==> flow/design.v <==
module adc128s052_dri_8ch(
	input	wire			clk		,  
	input	wire			rst_n	,
	input	wire			start	,  
	output	wire			dout	,
	output	wire			sclk	,
	input	wire			din		,
	output	wire			cs		,  
	output	wire			done	,  
	output	wire	[2:0]	channel	,  
	output	reg		[15:0]	data	
);
	parameter CNT_MAX	=	9'd32	;
	reg					r_cs		;
	reg					r_dout		;
	reg					r_sclk		;
	reg		[ 8:0]		cnt			;  
	reg		[15:0]		t_data		;  
	reg		[ 2:0]		cnt_channel	;
	reg		[ 1:0]		channel_d	;
	assign cs 		= 	r_cs		;
	assign sclk 	= 	r_sclk		;
	assign dout 	= 	r_dout		;
	assign done		= 	(cnt == CNT_MAX) ? 1'b1 : 1'b0;	 
	assign channel	=	cnt_channel	;
	always@(posedge clk or negedge rst_n) begin
		if(!rst_n)
			r_cs <= 1'b1;
		else if(start)
			r_cs <= 1'b0;
		else
			r_cs <= r_cs;
	end
	always@(posedge clk or negedge rst_n) begin
		if(!rst_n)
			cnt <= 'd0;
		else if(!r_cs) begin
			if(cnt == CNT_MAX)
				cnt <= 'd1;
			else
				cnt <= cnt + 1'b1;
		end else
			cnt <= 'd0;
	end
	always@(posedge clk or negedge rst_n) begin
		if(!rst_n)
			channel_d <= 2'd0;
		else
			channel_d <= {channel_d[0], done};
	end
	always@(posedge clk or negedge rst_n) begin
		if(!rst_n)
			cnt_channel <= 'd0;
		else if(channel_d[1])
			cnt_channel <= cnt_channel + 1'b1;
		else
			cnt_channel <= cnt_channel;
	end
	always@(posedge clk or negedge rst_n) begin
		if(!rst_n)
			data <= 16'h5a5a;
		else if(done)
			data <= t_data;
		else
			data <= data;
	end
	always@(posedge clk or negedge rst_n) begin
		if(!rst_n) begin
			r_sclk <= 1'b1;
			r_dout <= 1'b1;
		end
		else if(!cs) begin
			case(cnt)
				'd0 : r_sclk <= 1'b1;
				'd1 : r_sclk <= 1'b0;   
				'd2 : begin
					r_sclk <= 1'b1;
					t_data[15] <= 1'b0;
				end
				'd3 : r_sclk <= 1'b0;   
				'd4 : begin
					r_sclk <= 1'b1;
					t_data[14] <= 1'b0;
				end
				'd5 : begin
					r_sclk <= 1'b0;     
					r_dout <= cnt_channel[2];
				end
				'd6 : begin
					r_sclk <= 1'b1;
					t_data[13] <= 1'b0;
				end
				'd7 : begin
					r_sclk <= 1'b0;     
					r_dout <= cnt_channel[1];
				end
				'd8 : begin
					r_sclk <= 1'b1;
					t_data[12] <= 1'b0;
				end
				'd9 : begin
					r_sclk <= 1'b0;     
					r_dout <= cnt_channel[0];
				end
				'd10: begin
					r_sclk <= 1'b1;
					t_data[11] <= din;
				end
				'd11: r_sclk <= 1'b0;   
				'd12: begin
					r_sclk <= 1'b1;
					t_data[10] <= din;
				end
				'd13: r_sclk <= 1'b0;   
				'd14: begin
					r_sclk <= 1'b1;
					t_data[9] <= din;
				end
				'd15: r_sclk <= 1'b0;   
				'd16: begin
					r_sclk <= 1'b1;
					t_data[8] <= din;
				end
				'd17: r_sclk <= 1'b0;   
				'd18: begin
					r_sclk <= 1'b1;
					t_data[7] <= din;
				end
				'd19: r_sclk <= 1'b0;   
				'd20: begin
					r_sclk <= 1'b1;
					t_data[6] <= din;
				end
				'd21: r_sclk <= 1'b0;   
				'd22: begin
					r_sclk <= 1'b1;
					t_data[5] <= din;
				end
				'd23: r_sclk <= 1'b0;   
				'd24: begin
					r_sclk <= 1'b1;
					t_data[4] <= din;
				end
				'd25: r_sclk <= 1'b0;   
				'd26: begin
					r_sclk <= 1'b1;
					t_data[3] <= din;
				end
				'd27: r_sclk <= 1'b0;   
				'd28: begin
					r_sclk <= 1'b1;
					t_data[2] <= din;
				end
				'd29: r_sclk <= 1'b0;   
				'd30: begin
					r_sclk <= 1'b1;
					t_data[1] <= din;
				end
				'd31: r_sclk <= 1'b0;   
				'd32: begin
					r_sclk <= 1'b1;   
					t_data[0] <= din;
				end
				default : r_sclk <= 1'b1;
			endcase
		end	else begin
			r_sclk <= 1'b1;
			r_dout <= 1'b1;
		end
	end
endmodule
# == From RTL to reports: adc128s052_dri_8ch ==
# What the tools print for adc128s052_dri_8ch, step after step.
# Lines are those of the file above, counted from 1.
# A cell with - has no value.
# design
top_module,adc128s052_dri_8ch
clock_port,clk
library,sky130hd
pvt_corner,tt_025C_1v80

# == Elaborated design ==
# Yosys after proc, flatten, opt, wreduce and memory -nomap, before mapping. Memory bits, and registers merged into a memory's read port (data or address), are not among the register bits. Print and check cells are not counted. Equal cells are merged and count once.
# word_totals
regBits,43
latchBits,0
ram_bits,0
rom_bits,0
clocked_rd_ports_x_width,0
n_memories,0
inputBits,4
out_inout_bits,23
word_cells,71
# op_classes
addsub,2
n_mul,0
div_mod_pow,0
n_cmp,0
n_eq,28
shift,0
muxes,7
bitwise,1
reduce_logical,14
# ops
cell,n
== test 9 x 5 -> 1 bit with constant B,16
== test 9 x 4 -> 1 bit with constant B,7
AND reduction 3 bit,12
== test 9 x 3 -> 1 bit with constant B,2
2-to-1 mux 9 bit,2
OR reduction 16 bit,1
adder 9 x 1 -> 9 bit with constant B,1
== test 9 x 1 -> 1 bit with constant B,1
== test 9 x 2 -> 1 bit with constant B,1
== test 9 x 6 -> 1 bit with constant B,1
nonzero test 4 bit,1
2-to-1 mux 1 bit,4
adder 3 x 1 -> 3 bit with constant B,1
parallel mux 1 bit (select 3 bit),1
NOT 1 bit,1

# == Depth ==
# Depth = most cells in a row (Yosys ltp): at word level without a register or memory, in the mapped netlist without a sequential cell, where the memories' decode and read muxes count.
# depth
ltp_word,4
ABC_AREA,0
depth_mapped,8
mapped_depth_nobuf,6

# == Netlist ==
# Yosys stat after the flow's synthesis: flattened, memories mapped to cells. It holds for the ABC_AREA given above (unset counts as 0); a run with the other value may have another netlist.
# synth_totals
cells,172
synth_area_um2,1864.3
seq_area_um2,1123.6
ff_cells,42
buf_cells,12
# types
type,n
sky130_fd_sc_hd__dfrtp_1,20
sky130_fd_sc_hd__edfxtp_1,12
sky130_fd_sc_hd__dfstp_2,10
sky130_fd_sc_hd__nand2_1,42
sky130_fd_sc_hd__nor2_1,17
sky130_fd_sc_hd__ha_1,5
sky130_fd_sc_hd__xor2_1,7
sky130_fd_sc_hd__nand4_1,4
sky130_fd_sc_hd__buf_4,3
sky130_fd_sc_hd__buf_6,2
sky130_fd_sc_hd__mux2_2,2
sky130_fd_sc_hd__nand3b_1,3
sky130_fd_sc_hd__clkbuf_1,5
sky130_fd_sc_hd__inv_1,5
sky130_fd_sc_hd__nand2b_1,3
sky130_fd_sc_hd__nor2b_1,3
sky130_fd_sc_hd__and3b_1,2
sky130_fd_sc_hd__xnor2_1,2
# Other cell types: 19; their cells: 25.

# == Path before layout ==
# OpenSTA on the mapped netlist: ideal clock, no wires. The path of least setup slack (recovery checks aside). Input and output delay are each 20% of the period. Register names are those of the netlist, which keeps one name where synthesis merged equal registers.
# synth_path
path_kind,reg-to-output
startpoint,register cnt[7]
endpoint,output port done
period_ns,2.3
t_first_pin_ns,0.000
arrival_time_ns,1.435
t_required_ns,1.840
path_slack_ns,0.405
delay_ns,1.435
driving_pins,4
period_less_setup_slack_ns,1.895
# "delay_ns" is the arrival time less input delay plus setup time.
# At an output port there is no setup time.
# "driving_pins" counts driving pins, that of a launching flip-flop among them; a cell with two outputs on the path counts twice.
# "period_less_setup_slack_ns" = period - worst setup slack (recovery checks aside). The figure is calculated, with input and output delays left at 20% of the set period.
# Between the ends stands the longest chain of elaborated cells between them, by number of cells; it is not shown to be the way that was timed. Of several equally long chains one is given.
# A line is the first line of the expression or statement that the cell stems from. Yosys adds cells for indexed reads and writes and turns some case tables into memories.
# A register here has more assigning lines than the two given.
# synth_between
path_cell_list,sky130_fd_sc_hd__dfrtp_1 sky130_fd_sc_hd__or3_4 sky130_fd_sc_hd__nor4_2 sky130_fd_sc_hd__buf_2
elab_chain_cells,2
cone_cells,2
# synth_rtl
item,line,rtl
from (decl),17,reg [ 8:0] cnt ;
from (assign),36,cnt <= 'd0;
from (assign),41,cnt <= cnt + 1'b1;
== test 9 x 6 -> 1 bit,24,assign done = (cnt == CNT_MAX) ? 1'b1 : 1'b0;
2-to-1 mux 1 bit,24,
to (decl),9,"output wire done ,"

# == Path in the finished layout ==
# From the final timing report of flow run A: the path of least setup slack in the routed layout; clock arrival at registers is part of the times.
# layout_path
path_kind,reg-to-output
startpoint,register cnt[7]
endpoint,output port done
period_ns,2.17
t_first_pin_ns,0.29
arrival_time_ns,1.69
t_required_ns,1.74
path_slack_ns,0.05
driving_pins,4
# Between the ends stands the longest chain of elaborated cells between them, by number of cells; it is not shown to be the way that was timed. Of several equally long chains one is given.
# A register here has more assigning lines than the two given.
# layout_between
path_cell_list,sky130_fd_sc_hd__dfrtp_1 sky130_fd_sc_hd__or3_4 sky130_fd_sc_hd__nor4_4 sky130_fd_sc_hd__clkdlybuf4s15_1
elab_chain_cells,2
cone_cells,2
# layout_rtl
item,line,rtl
from (decl),17,reg [ 8:0] cnt ;
from (assign),36,cnt <= 'd0;
from (assign),41,cnt <= cnt + 1'b1;
== test 9 x 6 -> 1 bit,24,assign done = (cnt == CNT_MAX) ? 1'b1 : 1'b0;
2-to-1 mux 1 bit,24,
to (decl),9,"output wire done ,"

# Record of 2 stored runs of the RTL-to-layout flow on adc128s052_dri_8ch, platform sky130hd. The runs are unordered. Constraints: input delay and output delay 20% of the set period each, output load 0.01 pF.
# "achieved_clock_period_ns" means the clock period less the worst setup slack. The figure is calculated, with input and output delays left at 20% of the set period.
# "worst_path_allowed_less_slack_ns" = time allowed to the worst setup path (clock period - input delay - output delay, where it has them) - its slack; a late launch clock adds to it, a late capture clock takes from it.
# "totalPower_w" is the tool's figure for a default switching activity; nothing was simulated.
# Settings: n/a = not set for that run.
setting or result,flow run A,flow run B
period_ns,2.17,1.79
CORE_UTILIZATION,50,29
PLACE_DENSITY_LB_ADDON,0.17,n/a
CORE_ASPECT_RATIO,1.45,n/a
CORE_MARGIN,3,2
TNS_END_PERCENT,50,n/a
CAP_MARGIN,20,20
SLEW_MARGIN,15,15
SETUP_SLACK_MARGIN,n/a,-0.1
ABC_AREA,n/a,1
MAX_ROUTING_LAYER,n/a,met4
timing.setup.ws_ns,0.049,-0.023
final_setup_tns_ns,0.000,-0.023
post_synth_area_um2,1864.3,1925.6
worst_hold_slack_ns,0.358,0.355
worst_path_allowed_less_slack_ns,1.69,1.81
worst_path_kind,reg-to-output,reg-to-reg
achieved_clock_period_ns,2.121,1.813
dieArea_um2,4510.1,7307.7
cell_area_final_um2,2278.4,2487.4
totalPower_w,0.001315,0.003291
util_pct,64.3,38.9
